==> flow/design.v <==
module xm_debugger
(
	input wire clk_i, arst_i,
	input wire action_i, cycFwd_i, cycBwd_i,
	input wire[15:0] data_i,
	output reg view_o,
	output reg[15:0] data_o,
	input wire cpuEn_i,
	input wire[15:0] pc_i, reg_i, mem_i,
	output reg debug_o,
	output reg regWr_o, memEn_o, memWe_o,
	output reg[2:0] regAddr_o,
	output reg[3:0] state_o,
	output reg[15:0] memAddr_o, regData_o, memData_o
);
enum {PROG_VIEW, PROG_STEP, PROG_HOLD, REG_VIEW, REG_WRITE, REG_HOLD, MEM_VIEW, MEM_WRITE, MEM_HOLD} RUN_STATES;
reg[3:0] state, next_state;
reg regAddrEn, memAddrEn, regDataEn, memDataEn;
initial begin
	state 		<= PROG_VIEW;
	data_o 		<= 0;
	regAddr_o 	<= 0;
	memAddr_o	<= 0;
	regData_o	<= 0;
	memData_o	<= 0;
	regAddrEn	<= 0;
	memAddrEn	<= 0;
	regDataEn	<= 0;
	memDataEn	<= 0;
end
always @ (*) begin
	state_o <= state;
	view_o 		<= 1;
	debug_o 	<= 1;
	regWr_o 	<= 0;
	memEn_o 	<= 0;
	memWe_o 	<= 0;
	regAddrEn	<= 0;	
	memAddrEn	<= 0;
	regDataEn	<= 0;
	memDataEn	<= 0;
	data_o 		<= data_i;
	case (state)
		PROG_VIEW: begin
			if (action_i)
				next_state <= PROG_STEP;
			else if (cycFwd_i)
				next_state <= REG_VIEW;
			else if (cycBwd_i)
				next_state <= MEM_VIEW;
			else
				next_state <= PROG_VIEW;
			data_o <= pc_i;
		end
		PROG_STEP: begin
			next_state <= PROG_HOLD;
			view_o 	<= 0;
			debug_o <= 0;
		end
		PROG_HOLD: begin
			if (cpuEn_i)
				next_state <= PROG_HOLD;
			else
				next_state <= PROG_VIEW;
			view_o 	<= 0;
			debug_o <= 1;
		end
		REG_VIEW: begin
			if (action_i)
				next_state <= REG_WRITE;
			else if (cycFwd_i)
				next_state <= MEM_VIEW;
			else if (cycBwd_i)
				next_state <= PROG_VIEW;
			else
				next_state <= REG_VIEW;
			data_o 		<= reg_i;
			regAddrEn 	<= 1;
		end
		REG_WRITE: begin
			if (action_i)
				next_state <= REG_HOLD;
			else
				next_state <= REG_WRITE;
			regDataEn <= 1;
		end
		REG_HOLD: begin
			next_state <= REG_VIEW;
			regWr_o <= 1;
		end
		MEM_VIEW: begin
			if (action_i)
				next_state <= MEM_WRITE;
			else if (cycFwd_i)
				next_state <= PROG_VIEW;
			else if (cycBwd_i)
				next_state <= REG_VIEW;
			else
				next_state <= MEM_VIEW;
			data_o 		<= mem_i;
			memAddrEn 	<= 1;
			memEn_o		<= 1;
		end
		MEM_WRITE: begin
			if (action_i)
				next_state <= MEM_HOLD;
			else
				next_state <= MEM_WRITE;
			memDataEn <= 1;
		end
		MEM_HOLD: begin
			next_state <= MEM_VIEW;
			memEn_o		<= 1;
			memWe_o 	<= 1;
		end
		default: begin
			next_state <= PROG_VIEW;
		end
	endcase  
end
always @ (posedge clk_i, posedge arst_i) begin
	if (arst_i) 
		state <= PROG_VIEW;
	else
		state <= next_state;
end
always @ (posedge clk_i) begin
	if (regAddrEn)
		regAddr_o <= data_i[2:0];
	if (regDataEn)
		regData_o <= data_i;
	if (memAddrEn)
		memAddr_o <= data_i;
	if (memDataEn)
		memData_o <= data_i;
end
endmodule
== Tool chain data of xm_debugger ==
Tool output for the design above, in the order of the flow.
Lines are those of the file above, counted from 1.
Operators: Yosys type, input widths -> output width; for muxes data width and select width s.
The mark - stands for no value.

* Top module: xm_debugger
* Clock port: clk_i
* Cell library: sky130hd
* Corner: tt_025C_1v80

== Elaborated design ==
Yosys after proc, flatten, opt, wreduce and memory -nomap, before mapping. Enables and synchronous resets that opt folds into registers are not counted as muxes. Memory bits, and registers merged into a memory's read port (data or address), are not among the register bits. Print and check cells are not counted. Equal cells are merged and count once.

* Register bits after elaboration: 55
* Output and inout port bits: 76
* Word-level cells: 39
* Input bits: 70

* Equal/unequal tests: 8
* Mux-type cells: 23
* Reductions and logical operators: 3

{| class="wikitable"
|+ Operators by type and width
! cell !! number
|-
| $pmux 16 s3 || 1
|-
| $pmux 4 s9 || 1
|-
| $mux 3 || 8
|-
| $eq 4x3->1 const B || 4
|-
| $mux 1 || 10
|-
| $eq 4x2->1 const B || 2
|-
| $reduce_or 2->1 || 2
|-
| $eq 4x1->1 const B || 1
|-
| $eq 4x4->1 const B || 1
|-
| $logic_not 4->1 || 1
|-
| $mux 4 || 1
|-
| $mux 2 || 2
|}

== Longest topological paths ==
Longest topological path by Yosys (ltp), each cell counted once; first at word level (registers and memories cut), then after technology mapping (sequential cells cut; the memories' decode and read muxes count).

* Depth in word-level cells: 4
* ABC_AREA: 0
* Mapped depth: 7
* Mapped depth without buffers: 4

== Netlist ==
Source: synth_stat.txt of the flow (Yosys; design flattened, memories mapped). It holds for the ABC_AREA given above (unset counts as 0); a run with the other value may have another netlist.
Totals and module areas in this step are rounded.

{| class="wikitable"
|+ Cell types
! cell type !! number !! total area (µm²)
|-
| sky130_fd_sc_hd__edfxtp_1 || 51 || 1.53E+03
|-
| sky130_fd_sc_hd__a221o_1 || 16 || 160.154
|-
| sky130_fd_sc_hd__a22oi_1 || 16 || 120.115
|-
| sky130_fd_sc_hd__dfrtp_1 || 4 || 100.096
|-
| sky130_fd_sc_hd__nor2_1 || 24 || 90.086
|-
| sky130_fd_sc_hd__clkbuf_1 || 6 || 22.522
|-
| sky130_fd_sc_hd__buf_2 || 4 || 20.019
|-
| sky130_fd_sc_hd__nor3b_4 || 1 || 18.768
|-
| sky130_fd_sc_hd__a211oi_1 || 2 || 15.014
|-
| sky130_fd_sc_hd__nor3b_1 || 2 || 15.014
|-
| sky130_fd_sc_hd__o21ai_1 || 3 || 15.014
|-
| sky130_fd_sc_hd__and2_1 || 2 || 12.512
|-
| sky130_fd_sc_hd__buf_6 || 1 || 11.261
|-
| sky130_fd_sc_hd__nand3_1 || 2 || 10.01
|-
| sky130_fd_sc_hd__nor3_1 || 2 || 10.01
|-
| sky130_fd_sc_hd__nor4bb_1 || 1 || 10.01
|-
| sky130_fd_sc_hd__o21ai_0 || 2 || 10.01
|-
| sky130_fd_sc_hd__a32oi_1 || 1 || 8.758
|}

Not listed: further types 19, cells in them 22.

* Flip-flops: 55
* Buffer cells: 11
* Synthesis area: 2300 µm²
* Cell count: 162
* Area of sequential cells: 1600 µm²

== Worst setup path after synthesis ==
Source: OpenSTA report_checks on the synthesized netlist (no wires, ideal clock, input and output delay 20% of the period each), path of least setup slack; recovery checks are left aside. Register names are those of the netlist, which keeps one name where synthesis merged equal registers.

* Path kind: reg-to-reg
* Start: register state[0]
* End: register regData_o[0]
* Path buffers: 2
* Library setup time: 409 ps
* Setup slack: 804 ps
* Path delay: 2355 ps
* Stages: 4
* Clock period: 3160 ps
* Arrival time: 1946 ps
* Synthesis period reached: 2356 ps

"path delay" is the arrival time less input delay plus setup time.
"stages": output pins that drive a net of the path, with the launching flip-flop's if there is one; two outputs of one cell count as two.
"synthesis period reached" is the clock period less the worst setup slack; recovery checks do not enter. This is arithmetic on one report: input and output delays are still those of the set period (20% each).
The rows between start and end are the longest chain of elaborated cells between them; the timing report does not say that the signal goes this way. Where chains are equally long, one stands for them.
Each line given opens the expression or statement behind the cell; cells for indexed reads and writes are added by Yosys, which also makes memories of some case tables.

* Cell sequence: sky130_fd_sc_hd__dfrtp_1 -> sky130_fd_sc_hd__buf_2 -> sky130_fd_sc_hd__clkbuf_1 -> sky130_fd_sc_hd__nor3_1
* Length of the longest elaborated chain: 2
* Elaborated cells between the ends (all ways): 2
* Source lines of those cells: 1

{| class="wikitable"
|+ Ends and longest elaborated chain, after synthesis
! element !! line !! RTL
|-
| start, declared || 17 || <nowiki>reg[3:0] state, next_state;</nowiki>
|-
| start, assigned || 123 || <nowiki>state <= PROG_VIEW;</nowiki>
|-
| start, assigned || 125 || <nowiki>state <= next_state;</nowiki>
|-
| $eq 4x3->1 || 43 || <nowiki>case (state)</nowiki>
|-
| $mux 1 || 43 ||
|-
| end, assigned || 131 || <nowiki>regData_o <= data_i;</nowiki>
|-
| end, declared || 14 || <nowiki>output reg[15:0] memAddr_o, regData_o, memData_o</nowiki>
|}

== Path in the finished layout ==
From the final timing report of flow run B: the path of least setup slack in the routed layout; clock arrival at registers is part of the times.
The report prints the path's times to 10 ps; the period is as set.

* Path kind: reg-to-output
* Start: register state[0]
* End: output data_o[1]
* Output delay: 380 ps
* Stages: 7
* Arrival time: 1840 ps
* Setup slack: -340 ps
* Path buffers: 3
* Clock period: 1880 ps

The rows between start and end are the longest chain of elaborated cells between them; the timing report does not say that the signal goes this way. Where chains are equally long, one stands for them.

* Cell sequence: sky130_fd_sc_hd__dfrtp_1 -> sky130_fd_sc_hd__buf_6 -> sky130_fd_sc_hd__nor3b_4 -> sky130_fd_sc_hd__o21ai_4 -> sky130_fd_sc_hd__buf_12 -> sky130_fd_sc_hd__a221o_1 -> sky130_fd_sc_hd__buf_2
* Length of the longest elaborated chain: 2
* Elaborated cells between the ends (all ways): 4
* Source lines of those cells: 1

{| class="wikitable"
|+ Ends and longest elaborated chain, after layout
! element !! line !! RTL
|-
| start, declared || 17 || <nowiki>reg[3:0] state, next_state;</nowiki>
|-
| start, assigned || 123 || <nowiki>state <= PROG_VIEW;</nowiki>
|-
| start, assigned || 125 || <nowiki>state <= next_state;</nowiki>
|-
| $eq 4x3->1 || 43 || <nowiki>case (state)</nowiki>
|-
| $pmux 16 s3 || 43 ||
|-
| end, declared || 7 || <nowiki>output reg[15:0] data_o,</nowiki>
|}

Wiki page: xm_debugger / flow data

Stored flow runs of xm_debugger (2 of them; Yosys, OpenROAD, sky130hd). They differ in their settings and are not a sequence. Constraints: input delay and output delay 20% of the set period each, output load 0.01 pF.
"power": no workload was simulated; the value follows from the tool's default switching activity.
The measured numbers are rounded.

=== Flow run A ===
{| class="wikitable"
! Setting !! Value
|-
| period_ns || 2.2
|-
| CORE_UTILIZATION || 60
|-
| SETUP_SLACK_MARGIN || -0.14
|-
| PLACE_DENSITY_LB_ADDON || 0.17
|-
| HOLD_SLACK_MARGIN || 0.09
|-
| TNS_END_PERCENT || 30
|-
| GPL_ROUTABILITY_DRIVEN || 0
|-
| CAP_MARGIN || 20
|-
| MIN_ROUTING_LAYER || met1
|-
| CORE_MARGIN || 2
|-
| SLEW_MARGIN || 20
|}
Incomplete, placement halted on FLW-0024.

=== Flow run B ===
{| class="wikitable"
! Setting !! Value
|-
| period_ns || 1.88
|-
| CAP_MARGIN || 20
|-
| CORE_MARGIN || 2
|-
| CORE_UTILIZATION || 40
|-
| SLEW_MARGIN || 20
|-
! Result !! Value
|-
| Post-synthesis cell area || 2300 µm²
|-
| Area of the die || 6400 µm²
|-
| Std-cell area (final layout) || 4500 µm²
|-
| Worst setup slack after layout || -340 ps
|-
| Setup total negative slack || -4700 ps
|-
| Power || 5900 uW
|}
